==> flow/design.v <==
`timescale 1ns / 1ps
module tx_count(
input wire new_tx,
output wire [31:0]tx_counter
);
reg [31:0]counter = 0;   
assign tx_counter = counter;
always @(posedge new_tx)
    begin
        counter <= counter+1;
    end
endmodule
# Reports on tx_count
# Tool output for the design above, in the order of the flow.
# Line numbers count from 1 in the design file above.
# Operators: Yosys type, input widths -> output width; for muxes data width and select width s.
# Cell names lack the library's common part.
# The mark n/a stands for no value.
[design]
top = "tx_count"
clock_port = "new_tx"
cell_library = "sky130hd"
lib_corner = "tt_025C_1v80"

# Word level
# Counts by Yosys on the flattened word-level netlist (proc, flatten, opt, wreduce; memories kept). Register bits leave out memories and registers merged into their read ports (data or address); mux counts leave out enables and synchronous resets folded into registers. Print and check cells are left out. Cells with the same type and inputs are merged into one.
[bits]
clocked_rd_ports_x_width = 0
word_cells = 2
memories = 0
mem_bits_rw = 0
latchBits = 0
romBits = 0
inputBits = 1
regBits = 32
out_inout_bits = 32
[op_classes]
shifts = 0
eq_ne = 0
muxes = 0
addsub = 1
reduce_and_logical = 0
cmp = 0
div = 0
logic = 0
multipliers = 0
[ops]
columns = ["operator", "n"]
rows = [
  ["$add 32x1->32 const B", 1],
]

# Logic depth
# Longest topological path by Yosys (ltp), each cell counted once; first at word level (registers and memories cut), then after technology mapping (sequential cells cut; the memories' decode and read muxes count).
[depth]
word_depth = 1
abc_area = 0
ltp_mapped = 6

# Mapped cells and area
# Yosys stat after the flow's synthesis: flattened, memories mapped to cells. It holds for the ABC_AREA given above (unset counts as 0); a run with the other value may have another netlist.
[types]
columns = ["cell", "n"]
rows = [
  ["dfxtp_1", 32],
  ["xor2_1", 20],
  ["xnor2_1", 10],
  ["nor4_2", 5],
  ["nand3_1", 10],
  ["and4_1", 4],
  ["nand2_1", 9],
  ["nor4_1", 4],
  ["nor2_1", 6],
  ["nor4_4", 1],
  ["nand3_2", 2],
  ["nor3_1", 4],
  ["inv_1", 5],
  ["nand4_1", 3],
  ["and3_1", 2],
  ["ha_1", 1],
  ["buf_6", 1],
  ["or3_4", 1],
]
# Not listed: further types 6, cells in them 7.
[synth_totals]
mapped_cells = 127
area_um2 = 1318.8
seq_area_um2 = 640.6
ffs = 32

# Timing after synthesis
# Source: OpenSTA report_checks on the synthesized netlist (no wires, ideal clock, input and output delay 20% of the period each), path of least setup slack; recovery checks are left aside. Register names are those of the netlist, which keeps one name where synthesis merged equal registers.
[synth_timing]
path_kind = "flip-flop to flip-flop"
from = "register counter[0]"
to = "register counter[24]"
path_stages = 7
launch_ps = 0
n_path_buf = 1
slack_ps = 272
delay_ps = 1668
arrival_ps = 1534
clock_period_ps = 1940
synth_period_reached_ps = 1668
# "delay_ps" is the arrival time less input delay plus setup time.
# "path_stages" counts driving pins, that of a launching flip-flop among them; a cell with two outputs on the path counts twice.
# "synth_period_reached_ps" is the clock period less the worst setup slack; recovery checks do not enter. This is arithmetic on one report: input and output delays are still those of the set period (20% each).
# Between the ends stands the longest chain of elaborated cells between them, by number of cells; it is not shown to be the way that was timed. Of several equally long chains one is given.
# A line is the first line of the expression or statement that the cell stems from. Yosys adds cells for indexed reads and writes and turns some case tables into memories.
[synth_via]
path_cell_list = "dfxtp_1 -> ha_1 -> nand3_1 -> or3_1 -> buf_2 -> nor4_1 -> xor2_1"
elab_chain_cells = 1
[synth_lines]
columns = ["item", "line", "text"]
rows = [
  ["from (decl)", 6, "reg [31:0]counter = 0;"],
  ["from (assign)", 10, "counter <= counter+1;"],
  ["$add 32x1->32", 10, ""],
  ["to (assign)", 10, ""],
  ["to (decl)", 6, ""],
]

--- runs ---
Top module tx_count; platform sky130hd; tools Yosys and OpenROAD; 2 stored runs in no particular order. Input and output delays are each 20% of the period that was set; the output load is 0.01 pF.

# entry A
==> flow/run.sh <==
#!/bin/bash
# the make line also repeats the synthesis and layout settings of config.mk as NAME=value (left out here)
make -C /OpenROAD-flow-scripts/flow DESIGN_CONFIG=/design/flow/config.mk WORK_HOME=/design/flow/orfs CLKGATE_MAP_FILE= finish
==> flow/config.mk <==
export PLATFORM = sky130hd
export DESIGN_NAME = tx_count
export DESIGN_NICKNAME = tx_count
export VERILOG_FILES = /design/flow/design.v
export SDC_FILE = /design/flow/constraint.sdc
export NUM_CORES = 4
export LEC_CHECK = 0
export ABC_AREA = 0
export CAP_MARGIN = 5
export CELL_PAD_IN_SITES_DETAIL_PLACEMENT = 2
export CORE_ASPECT_RATIO = 1.71
export CORE_MARGIN = 2
export CORE_UTILIZATION = 53
export GPL_ROUTABILITY_DRIVEN = 0
export MAX_ROUTING_LAYER = met5
export PLACE_DENSITY = 0.71
export SETUP_SLACK_MARGIN = -0.01
export SLEW_MARGIN = 20
==> flow/constraint.sdc <==
create_clock -name core_clock -period 1.5 [get_ports {new_tx}]
set_input_delay 0.3000 -clock core_clock [delete_from_list [all_inputs] [get_ports {new_tx}]]
set_output_delay 0.3000 -clock core_clock [all_outputs]
set_load 0.01 [all_outputs]

==> entry A: results <==
outcome="unfinished; tool error in placement"

# entry B
==> flow/run.sh <==
#!/bin/bash
# the make line also repeats the synthesis and layout settings of config.mk as NAME=value (left out here)
make -C /OpenROAD-flow-scripts/flow DESIGN_CONFIG=/design/flow/config.mk WORK_HOME=/design/flow/orfs CLKGATE_MAP_FILE= finish
==> flow/config.mk <==
export PLATFORM = sky130hd
export DESIGN_NAME = tx_count
export DESIGN_NICKNAME = tx_count
export VERILOG_FILES = /design/flow/design.v
export SDC_FILE = /design/flow/constraint.sdc
export NUM_CORES = 4
export LEC_CHECK = 0
export ABC_AREA = 1
export CAP_MARGIN = 20
export CELL_PAD_IN_SITES_DETAIL_PLACEMENT = 0
export CELL_PAD_IN_SITES_GLOBAL_PLACEMENT = 2
export CORE_MARGIN = 6
export CORE_UTILIZATION = 53
export PLACE_DENSITY_LB_ADDON = 0.02
export SLEW_MARGIN = 15
==> flow/constraint.sdc <==
create_clock -name core_clock -period 1.19 [get_ports {new_tx}]
set_input_delay 0.2380 -clock core_clock [delete_from_list [all_inputs] [get_ports {new_tx}]]
set_output_delay 0.2380 -clock core_clock [all_outputs]
set_load 0.01 [all_outputs]

==> entry B: results <==
outcome="unfinished; error FLW-0024 in placement"
--- end ---
