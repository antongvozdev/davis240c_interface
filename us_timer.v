==> flow/design.v <==
module us_timer(
input wire clk,
output wire [31:0]time_stamp  
    );
reg [31:0]count = 0;
reg [6:0]counter = 0;
assign time_stamp = count;
always@(posedge clk) begin
        if (counter == 'h64) 
            begin
            counter <= 0;
            count <= count+1;
            end
        else begin counter <= counter + 1'h1; end
	end
endmodule
[Tool chain data of us_timer]
What the tools print for us_timer, step after step.
Line numbers count from 1 in the design file above.
Cell names lack the library's common part.
The mark - stands for no value.
Design
  design top: us_timer
  clock port: clk
  cell library: sky130hd
  timing corner: tt_025C_1v80

[Elaborated design]
Yosys after proc, flatten, opt, wreduce and memory -nomap, before mapping. Enables and synchronous resets that opt folds into registers are not counted as muxes. Memory bits, and registers merged into a memory's read port (data or address), are not among the register bits. Print and check cells are not counted. Equal cells are merged and count once.
Bit counts
  register bits: 39
  output and inout port bits: 32
Cells by class
  add/sub/neg operators: 2
  eq/ne operators: 1
Operator list (number)
  adder 32 x 1 -> 32 bit (second input constant): 1
  adder 7 x 1 -> 7 bit (second input constant): 1
  == test 7 bit (second input constant): 1

[Logic depth]
Yosys ltp: most cells in a row. Word level: on the elaborated netlist, between registers, memories and ports. Mapped: between sequential cells and ports; inverters and the memories' decode and read muxes count.
Depth
  depth after elaboration: 1
  ABC_AREA: 0
  mapped depth: 5
  mapped depth without buffers: 5

[After synthesis]
Yosys stat after the flow's synthesis: flattened, memories mapped to cells. It holds for the ABC_AREA given above (unset counts as 0); a run with the other value may have another netlist.
Cell types (number)
  edfxtp_1: 32
  xor2_1: 21
  dfxtp_1: 7
  xnor2_1: 14
  nor2_1: 14
  nand2_1: 13
  nand3_1: 9
  nor4_4: 2
  nor3_2: 4
  ha_1: 3
  nand4_1: 6
  nand4_2: 3
  and4_1: 3
  and3_1: 4
  nor4_1: 4
  inv_1: 6
  nor3_1: 4
  or4b_4: 1
Not listed: further types 5, cells in them 6.
Synthesis totals
  buffer cells: 3
  mapped area: 1925.6 um^2
  area of sequential cells: 1101.1 um^2
  flip-flop cells: 39
  standard cells after synthesis: 156

[Timing after synthesis]
Path of least setup slack by OpenSTA after synthesis, without wires, with an ideal clock, recovery checks aside; 20% of the period is set as input and as output delay. Where synthesis merged equal registers, the netlist keeps one of their names.
Timing path after synthesis
  path kind: flip-flop to flip-flop
  start point: register counter[0]
  end point: register count[0]
  required time: 3755 ps
  clock period: 4230 ps
  time at the first pin: 0 ps
  setup time: 475 ps
  driving pins on the path: 5
  slack: 673 ps
  path delay: 3556 ps
  arrival time: 3081 ps
  synthesis period reached: 3557 ps
"path delay" = arrival - input delay + setup time.
"driving pins on the path" counts driving pins, that of a launching flip-flop among them; a cell with two outputs on the path counts twice.
"synthesis period reached" is the clock period less the worst setup slack; recovery checks do not enter. This is arithmetic on one report: input and output delays are still those of the set period (20% each).
Between the ends stands the longest chain of elaborated cells between them, by number of cells; it is not shown to be the way that was timed. Of several equally long chains one is given.
Each line given opens the expression or statement behind the cell; cells for indexed reads and writes are added by Yosys, which also makes memories of some case tables.
On the way, after synthesis
  cell sequence: dfxtp_1 -> inv_1 -> ha_1 -> nand4_1 -> nor3_1
  length of the longest elaborated chain: 1
RTL lines, path after synthesis
  from (decl): RTL line 6  | reg [6:0]counter = 0;
  from (assign): RTL line 11  | counter <= 0;
  from (assign): RTL line 14  | else begin counter <= counter + 1'h1; end
  == test 7 bit: RTL line 9  | if (counter == 'h64)
  to (assign): RTL line 12  | count <= count+1;
  to (decl): RTL line 5  | reg [31:0]count = 0;

[Worst path after layout]
Path of least setup slack in the final report of job 1 (OpenROAD, finished layout, wires in). Where an end is a register, its clock arrival counts in the times.
The path's times are printed in steps of 10 ps; the period is the one set.
Timing path post-layout
  path kind: flip-flop to flip-flop
  start point: register count[8]
  end point: register count[30]
  slack: 230 ps
  arrival time: 2060 ps
  setup time: 250 ps
  required time: 2280 ps
  time at the first pin: 280 ps
  driving pins on the path: 5
  clock period: 2250 ps
Between the ends stands the longest chain of elaborated cells between them, by number of cells; it is not shown to be the way that was timed. Of several equally long chains one is given.
On the way, post-layout
  cell sequence: edfxtp_1 -> nand4_2 -> or4b_4 -> nor4_1 -> xor2_1
  length of the longest elaborated chain: 1
RTL lines, path post-layout
  from (decl): RTL line 5  | reg [31:0]count = 0;
  from (assign): RTL line 12  | count <= count+1;
  adder 32 x 1 -> 32 bit: RTL line 12
  to (assign): RTL line 12
  to (decl): RTL line 5

Appendix: measured runs

2 stored runs of us_timer in the flow (synthesis by Yosys, layout by OpenROAD, sky130hd cells), in arbitrary order. Constraints: input delay and output delay 20% of the set period each, output load 0.01 pF.
"reached clock period" means the clock period less the worst setup slack. The figure is calculated, with input and output delays left at 20% of the set period.
"worst path time" means the part of the period allowed to the worst setup path (the constraints hold back 20% at inputs and 20% at outputs) less its slack; where the path has registers, the arrival times of their clocks count too.
"power" rests on the timing tool's default activity at the inputs, not on a simulated workload.
"worst path time" is known to 10 ps.

==> job 1: settings <==
{ "period_ns": 2.25, "CORE_UTILIZATION": 48, "PLACE_DENSITY_LB_ADDON": 0.03, "CELL_PAD_IN_SITES_GLOBAL_PLACEMENT": 2, "TNS_END_PERCENT": 45, "CTS_CLUSTER_DIAMETER": 263, "CAP_MARGIN": 35, "SLEW_MARGIN": 25, "MAX_ROUTING_LAYER": "met4", "CORE_MARGIN": 2 }
==> job 1: results <==
area inside the die boundary: 4534.0 um^2
worst path time: 2020 ps
critical path type: flip-flop to flip-flop
setup slack of the worst path: 226 ps
reached clock period: 2024 ps
post-route utilization: 0.619
smallest hold slack: 463 ps
power: 1233 µW
std-cell area (final layout): 2442.3 um^2
setup TNS: 0 ps
area of the synthesized netlist: 1925.6 um^2

==> job 2: settings <==
{ "period_ns": 6.07, "CORE_UTILIZATION": 45, "SETUP_SLACK_MARGIN": 0.85, "CORE_ASPECT_RATIO": 0.55, "TNS_END_PERCENT": 65, "GPL_ROUTABILITY_DRIVEN": 1, "CAP_MARGIN": 30, "SLEW_MARGIN": 10, "CORE_MARGIN": 2 }
==> job 2: results <==
worst path time: 1350 ps
critical path type: flip-flop to output port
area inside the die boundary: 4842.1 um^2
post-route utilization: 0.59
area of the synthesized netlist: 1925.6 um^2
reached clock period: 2560 ps
power: 448.8 µW
setup TNS: 0 ps
std-cell area (final layout): 2398.6 um^2
setup slack of the worst path: 3510 ps
smallest hold slack: 465 ps
